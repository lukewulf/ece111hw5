==> flow/design.v <==
package definitions;
typedef logic        Sign;
typedef logic [ 7:0] Exponent;
typedef logic [22:0] Mantissa;
typedef logic [23:0] Mantissa_ext;
typedef struct packed {
    Sign     sign;
    Exponent exp;
    Mantissa mnt;
} Float32;
typedef struct packed {
    Sign         sign;
    Exponent     exp;
    Mantissa_ext mnt;
} Float32_ext;
typedef struct packed {
    logic op;
    Float32 a;
    Float32 b;
} Compare_in;
typedef struct packed {
    logic        op;
    logic        flip;
    Float32 gt;
    Float32 lt;
    Exponent e_dif;
} Operate_in;
typedef struct packed {
    logic        op;
    logic        flip;
    Sign         sign;
    Exponent     exp;
    logic [24:0] mnt;
} Align_in;
endpackage
package definitions;
typedef enum logic {
  ENABLE  = 1'b1,
  DISABLE = 1'b0
} Signal;
parameter MemAddrWidth = 4;
parameter RegAddrWidth = 5;
typedef logic[RegAddrWidth-1:0]  RegAddr;
typedef logic[31:0] Register;
typedef enum logic[5:0]{
  RTYPE = 6'h00,   
  J     = 6'h02,
  BEQ   = 6'h04,
  ADDI  = 6'h08,
  LW    = 6'h23,
  SW    = 6'h2b,
  ADDS  = 6'h11,
  LWC1  = 6'h31,
  SWC1  = 6'h39
} OpCode;
typedef enum logic[1:0]{
  ALU_RTYPE = 2'b00,
  ALU_ADD = 2'b01,
  ALU_SUB = 2'b10,
  ALU_DC = 2'b11
} alu_control_signals;
typedef enum logic[2:0]{
  ALU_O_ADD = 3'b000,
  ALU_O_SUB = 3'b001,
  ALU_O_AND = 3'b010,
  ALU_O_OR = 3'b011,
  ALU_O_XOR = 3'b100
} alu_operation;
typedef enum logic[5:0]{
  ADD = 6'h20,
  SUB = 6'h22,
  AND = 6'h24,
  OR  = 6'h25
} Funct;
typedef logic[7:0]  ProgramCounter;
typedef logic[31:0] Instruction;
typedef logic[4:0]  ShAmt;
typedef logic[15:0] Immediate;
typedef logic[25:0] JumpAddr;
typedef struct packed {
  OpCode  opcode;
  RegAddr rs;
  RegAddr rt;
  RegAddr rd;
  ShAmt   shamt;
  Funct   funct;
} RType;
typedef struct packed {
  OpCode   opcode;
  RegAddr  rs;
  RegAddr  rt;
  Immediate imm;
} IType;
typedef struct packed {
  OpCode   opcode;
  JumpAddr addr;
} JType;
typedef struct packed{
  OpCode opcode;
  ShAmt fmt;
  RegAddr ft;
  RegAddr fs;
  RegAddr fd;
  Funct funct;
} FRType;
typedef struct packed {
  Signal reg_write;
  Signal mem_to_reg;
  Signal fpu_write;
} WB_ctrl;
typedef struct packed {
  Signal read_mem;
  Signal write_mem;
  Signal branch;
  Signal jmp;
  Signal fpu_to_mem;
} M_ctrl;
typedef struct packed {
  WB_ctrl wb;
} MW_ctrl;
typedef struct packed {
  alu_control_signals alu_op;
  Signal  alu_src;
  Signal  reg_dst;
} X_ctrl;
typedef struct packed {
  MW_ctrl mw;
  M_ctrl  m;
} XM_ctrl;
typedef struct packed {
  Signal start;
} FPU_ctrl;
typedef struct packed {
  XM_ctrl  xm;
  X_ctrl   x;
  FPU_ctrl fpu;
} DX_ctrl;
typedef struct packed {
  ProgramCounter pc;
  ProgramCounter pc_jmp;
  RegAddr  rs_a;
  Register rs_d;
  RegAddr  rt_a;
  Register rt_d;
  RegAddr  rd_a;
  RegAddr  fs_a;
  Register fs_d;
  RegAddr  ft_a;
  Register ft_d;
  RegAddr  fd_a;
  Register imm;
} DX_data;
typedef struct packed {
  Signal         stall;
  Signal         branch;
  Signal         alu_zero;
  Signal         jmp;
  ProgramCounter pc_branch;
  ProgramCounter pc_jmp;
} IF_input;
typedef struct packed {
  ProgramCounter pc;
} IF_output;
typedef struct packed {
  Signal write;
  Signal fp_write;
} D_control;
typedef struct packed {
  Register       rd;
  RegAddr        dst;
  Register       fd;
  RegAddr        fpu_dst;
  Instruction    instr;
  ProgramCounter pc;
} D_input;
typedef struct packed {
  Register       rs;
  RegAddr        rs_a;
  Register       rt;
  RegAddr        rt_a;
  RegAddr        rd_a;
  Register       fs;
  RegAddr        fs_a;
  Register       ft;
  RegAddr        ft_a;
  RegAddr        fd_a;
  ProgramCounter pc_jmp;
} D_output;
typedef struct packed {
  X_ctrl          ctrl;
  ProgramCounter  pc;
  Register        imm;
  Register        rs;
  Register        rt;
  RegAddr         rs_addr;
  RegAddr         rt_addr;
  RegAddr         rd_addr;
} X_input;
typedef struct packed {
  Signal          zero;
  ProgramCounter  pc_branch;
  Register        alu;
  Register        rt;
  RegAddr         rt_addr;
  RegAddr         dst_addr;
} X_output;
typedef struct packed{
  Register        fs;
  Register        ft;
  ProgramCounter  pc;
  X_ctrl          ctrl;
  RegAddr 	  fs_addr;
  RegAddr 	  ft_addr;
  RegAddr 	  fd_addr;
} FPU_input;
typedef struct packed{
  Register	  ft;
  RegAddr     dst;
} FPU_output;
typedef struct packed {
  Register addr;
  Register alu_val; 
  Register fpu_val;
  RegAddr  dst;
  RegAddr fpu_dst;
  Signal   alu_zero;
  ProgramCounter pc_branch;
} XM_data;
typedef struct packed {
  Signal read;
  Signal write;
  Register addr;
  Register val;
} M_input;
typedef struct packed {
  Register val;
} M_output;
typedef struct packed {
  Register mem;
  Register alu;
  Register fpu;
  RegAddr  dst;
  RegAddr fpu_dst;
} WB_input;
typedef struct packed {
  Register val;
  RegAddr  dst;
  Register fpu_val;
  RegAddr  fpu_dst;
} WB_output;
typedef struct packed{
  RegAddr Drs;
  RegAddr Drt;
  RegAddr Drd;
  RegAddr Xrs;
  RegAddr Xrt;
  RegAddr Xrd;
  RegAddr Mrs;
  RegAddr Mrt;
  RegAddr Mrd;
  Signal  read_mem;
  RegAddr Dfs;
  RegAddr Dft;
  RegAddr Cfd;
  RegAddr Ofd;
  RegAddr Afd;
} Hazard_input;
typedef struct packed{
  Signal fwdXX_rs;
  Signal fwdXX_rt;
  Signal fwdMX_rs;
  Signal fwdMX_rt;
  Signal fwdMM_rt;
  Signal stallD;
  Signal stallIF;
} Hazard_output;
typedef logic        Sign;
typedef logic [ 7:0] Exponent;
typedef logic [22:0] Mantissa;
typedef logic [23:0] Mantissa_ext;
typedef struct packed {
    Sign     sign;
    Exponent exp;
    Mantissa mnt;
} Float32;
typedef struct packed {
    Sign         sign;
    Exponent     exp;
    Mantissa_ext mnt;
} Float32_ext;
typedef struct packed {
    logic op;
    Float32 a;
    Float32 b;
    RegAddr dst;
} Compare_in;
typedef struct packed {
    logic        op;
    logic        flip;
    Float32 gt;
    Float32 lt;
    Exponent e_dif;
    RegAddr dst;
} Operate_in;
typedef struct packed {
    logic        op;
    logic        flip;
    Sign         sign;
    Exponent     exp;
    logic [24:0] mnt;
    RegAddr dst;
} Align_in;
typedef struct packed {
    Float32 val;
    RegAddr dst;
} Align_out;
endpackage  
module data_mem #(parameter AW=6)(
  input              CLK,                 
  input    [AW-1:0]  DataAddress,		  
  input              ReadMem,			  
  input              WriteMem,			  
  input       [31:0]  DataIn,			  
  output logic[31:0] DataOut);			  
  logic [7:0] my_memory [2**AW]; 		  
  always_comb							  
    if(ReadMem) begin
      DataOut = {my_memory[DataAddress+3], my_memory[DataAddress+2], my_memory[DataAddress+1], my_memory[DataAddress]};
    end else 
      DataOut = 32'bZ;			          
  always_ff @ (posedge CLK)	              
    if(WriteMem) begin
	my_memory[DataAddress] = DataIn[7:0];
	my_memory[DataAddress + 1] = DataIn[15:8];
	my_memory[DataAddress + 2] = DataIn[23:16];
	my_memory[DataAddress + 3] = DataIn[31:24];
    end
endmodule
From RTL to reports: data_mem
The steps from the RTL of data_mem to its reports follow in flow order.
Line numbers count from 1 in the design file above.
Operators carry their Yosys type and port widths (W data, S select, Z words).
Library cell names are shortened.
The mark n/a stands for no value.
- top module: data_mem
- clock port: CLK
- standard-cell library: sky130hd
- timing corner: tt_025C_1v80

Word level
Yosys after proc, flatten, opt, wreduce and memory -nomap, before mapping. Enables and synchronous resets that opt folds into registers are not counted as muxes. Memory bits, and registers merged into a memory's read port (data or address), are not among the register bits. Print and check cells are not counted. Equal cells are merged and count once.
Yosys's memory passes give these memory sizes; they may raise the number of words (mostly to a power of two), join words into wider ones and drop unused or constant bits.
- mux-type cells: 10
- add/subtract/negate cells at 3
- operators by type and width (kind ; number):
    $mux W32 ; 1
    $mux W8 ; 4
    $mux W6 ; 4
    $add A6 B2 Y6 const B ; 2
    $add A6 B1 Y6 const B ; 1
    $mux W1 ; 1
- memories kept: 1
- bits of input ports at 41
- RAM bits at 512
- register bits after elaboration: 0
- memory list (name ; depth ; width ; rd ports ; wr ports ; line ; RTL):
    my_memory ; 64 ; 8 ; 4 ; 4 ; 325 ; logic [7:0] my_memory [2**AW];

Logic depth
Depth = most cells in a row (Yosys ltp): at word level without a register or memory, in the mapped netlist without a sequential cell, where the memories' decode and read muxes count.
- depth in word-level cells at 2
- ABC_AREA at 0
- noted depth in mapped cells: 16

Netlist
Source: synth_stat.txt of the flow (Yosys; design flattened, memories mapped). It holds for the ABC_AREA given above (unset counts as 0); a run with the other value may have another netlist.
- noted flip-flop cells: 512
- cell area after synthesis: 0.051582 mm^2
- noted sequential area: 0.0153747 mm^2
- buffer cells: 575
- mapped cells: 4757
- cell types (cell type ; number):
    edfxtp_1 ; 512
    mux4_2 ; 483
    mux2i_1 ; 681
    mux2_2 ; 439
    nand2_1 ; 644
    o21ai_0 ; 371
    clkbuf_1 ; 335
    a21o_1 ; 101
    o22ai_1 ; 112
    nor2_1 ; 175
    buf_2 ; 119
    a21oi_1 ; 98
    o21ai_1 ; 86
    buf_1 ; 79
    a211oi_1 ; 38
    buf_4 ; 36
    nand3_1 ; 53
    or4_1 ; 34
Not listed: further types 68, cells in them 361.

Timing after synthesis
Path of least setup slack by OpenSTA after synthesis, without wires, with an ideal clock, recovery checks aside; 20% of the period is set as input and as output delay. Where synthesis merged equal registers, the netlist keeps one of their names.
- path type: input to output
- start: in DataAddress[1]
- end: out DataOut[23]
- path delay at 3543 ps
- launch time at the first pin: 1198 ps
- driving pins on the path: 12
- slack at 51 ps
- required time at 4792 ps
- period at 5990 ps
- external output delay at 1198 ps
- arrival time at 4741 ps
- synthesis period reached: 5939 ps
"path delay" is the arrival time less input delay plus setup time.
A path that ends at an output port has no setup time.
"driving pins on the path": output pins that drive a net of the path, with the launching flip-flop's if there is one; two outputs of one cell count as two.
"synthesis period reached" = period - worst setup slack (recovery checks aside). The figure is calculated, with input and output delays left at 20% of the set period.
The rows between start and end are the longest chain of elaborated cells between them; the timing report does not say that the signal goes this way. Where chains are equally long, one stands for them.
Each line given opens the expression or statement behind the cell; cells for indexed reads and writes are added by Yosys, which also makes memories of some case tables.
The chain passes a memory read, where the word-level depth is cut; so it can be longer than that depth.
- path through: buf_2 > buf_2 > buf_2 > inv_1 > clkbuf_1 > ha_1 > buf_2 > buf_1 > mux4_2 > mux2i_1 > o32ai_1 > or4b_2
- noted cells in the longest elaborated chain: 3
- elaborated cells between the ends (all ways) at 3
- those cells by class: add/sub (1); mux (1); memory (1)
- RTL lines, path post-synthesis (item ; line ; RTL):
    start: declaration ; 320 ; input [AW-1:0] DataAddress,
    $add A6 B2 Y6 ; 328 ; DataOut = {my_memory[DataAddress+3], my_memory[DataAddress+2], my_memory[DataAddress+1], my_memory[DataAddress ...
    $mem_v2 Z64 W8 ; 325 ; logic [7:0] my_memory [2**AW];
    $mux W32 ; 327 ; if(ReadMem) begin
    end: declaration ; 324 ; output logic[31:0] DataOut);

Path in the finished layout
From the final timing report of stored run 1: the path of least setup slack in the routed layout; clock arrival at registers is part of the times.
The path's times are printed in steps of 10 ps; the period is the one set.
- path type: input to output
- start: in DataAddress[0]
- end: out DataOut[9]
- external output delay at 2180 ps
- period at 10900 ps
- driving pins on the path: 11
- arrival time at 7590 ps
- launch time at the first pin: 2180 ps
- slack at 1130 ps
- required time at 8720 ps
The rows between start and end are the longest chain of elaborated cells between them; the timing report does not say that the signal goes this way. Where chains are equally long, one stands for them.
The chain passes a memory read, where the word-level depth is cut; so it can be longer than that depth.
- path through: buf_8 > ha_1 > xor2_4 > buf_4 > buf_4 > nand2_1 > a21oi_1 > a41oi_1 > o22ai_1 > a221o_1 > clkdlybuf4s50_1
- noted cells in the longest elaborated chain: 3
- elaborated cells between the ends (all ways) at 3
- those cells by class: add/sub (1); mux (1); memory (1)
- RTL lines, path after layout (item ; line ; RTL):
    start: declaration ; 320 ; input [AW-1:0] DataAddress,
    $add A6 B1 Y6 ; 328 ; DataOut = {my_memory[DataAddress+3], my_memory[DataAddress+2], my_memory[DataAddress+1], my_memory[DataAddress ...
    $mem_v2 Z64 W8 ; 325 ; logic [7:0] my_memory [2**AW];
    $mux W32 ; 327 ; if(ReadMem) begin
    end: declaration ; 324 ; output logic[31:0] DataOut);

==> results <==
Record of 2 stored runs of the RTL-to-layout flow on data_mem, platform sky130hd. The runs are unordered. Constraints: input delay and output delay 20% of the set period each, output load 0.01 pF.
"achieved period" = clock period - worst setup slack. The figure is calculated, with input and output delays left at 20% of the set period.
"time on the worst setup path" means the part of the period allowed to the worst setup path (the constraints hold back 20% at inputs and 20% at outputs) less its slack; where the path has registers, the arrival times of their clocks count too.
"power consumption" rests on the timing tool's default activity at the inputs, not on a simulated workload.
"time on the worst setup path" is known to 10 ps.

Stored run 1

==> flow/run.sh <==
#!/bin/bash
# the make line also repeats the synthesis and layout settings of config.mk as NAME=value (left out here)
make -C /OpenROAD-flow-scripts/flow DESIGN_CONFIG=/design/flow/config.mk WORK_HOME=/design/flow/orfs CLKGATE_MAP_FILE= finish
==> flow/config.mk <==
export PLATFORM = sky130hd
export DESIGN_NAME = data_mem
export DESIGN_NICKNAME = data_mem
export VERILOG_FILES = /design/flow/design.v
export SDC_FILE = /design/flow/constraint.sdc
export NUM_CORES = 4
export LEC_CHECK = 0
export CAP_MARGIN = 5
export CELL_PAD_IN_SITES_GLOBAL_PLACEMENT = 1
export CORE_ASPECT_RATIO = 0.54
export CORE_MARGIN = 2
export CORE_UTILIZATION = 34
export CTS_CLUSTER_DIAMETER = 322
export CTS_CLUSTER_SIZE = 67
export GPL_ROUTABILITY_DRIVEN = 1
export PLACE_DENSITY = 0.88
export SLEW_MARGIN = 20
==> flow/constraint.sdc <==
create_clock -name core_clock -period 10.9 [get_ports {CLK}]
set_input_delay 2.1800 -clock core_clock [delete_from_list [all_inputs] [get_ports {CLK}]]
set_output_delay 2.1800 -clock core_clock [all_outputs]
set_load 0.01 [all_outputs]

Measured in stored run 1:
- mapped cell area after synthesis: 0.051582 mm^2
- noted the smallest setup slack: 1128 ps
- achieved period: 9772 ps
- total die area: 0.154993 mm^2
- noted the time on the worst setup path: 5410 ps
- critical path kind: input to output
- noted the power consumption: 5307 µW
- noted the area of the standard cells in the finished layout: 0.0542708 mm^2
- noted the setup total negative slack: 0 ps
- noted the utilization in the final report: 36.2%
- worst hold slack in the final report: 2066 ps

Stored run 2

==> flow/run.sh <==
#!/bin/bash
# the make line also repeats the synthesis and layout settings of config.mk as NAME=value (left out here)
make -C /OpenROAD-flow-scripts/flow DESIGN_CONFIG=/design/flow/config.mk WORK_HOME=/design/flow/orfs CLKGATE_MAP_FILE= finish
==> flow/config.mk <==
export PLATFORM = sky130hd
export DESIGN_NAME = data_mem
export DESIGN_NICKNAME = data_mem
export VERILOG_FILES = /design/flow/design.v
export SDC_FILE = /design/flow/constraint.sdc
export NUM_CORES = 4
export LEC_CHECK = 0
export CAP_MARGIN = 20
export CORE_MARGIN = 2
export CORE_UTILIZATION = 40
export SLEW_MARGIN = 20
==> flow/constraint.sdc <==
create_clock -name core_clock -period 8.2 [get_ports {CLK}]
set_input_delay 1.6400 -clock core_clock [delete_from_list [all_inputs] [get_ports {CLK}]]
set_output_delay 1.6400 -clock core_clock [all_outputs]
set_load 0.01 [all_outputs]

Measured in stored run 2:
- mapped cell area after synthesis: 0.051582 mm^2
- noted the smallest setup slack: 444 ps
- achieved period: 7756 ps
- total die area: 0.131842 mm^2
- noted the time on the worst setup path: 4480 ps
- critical path kind: input to output
- noted the power consumption: 8625 µW
- noted the area of the standard cells in the finished layout: 0.0556659 mm^2
- noted the setup total negative slack: 0 ps
- noted the utilization in the final report: 43.5%
- worst hold slack in the final report: 1473 ps
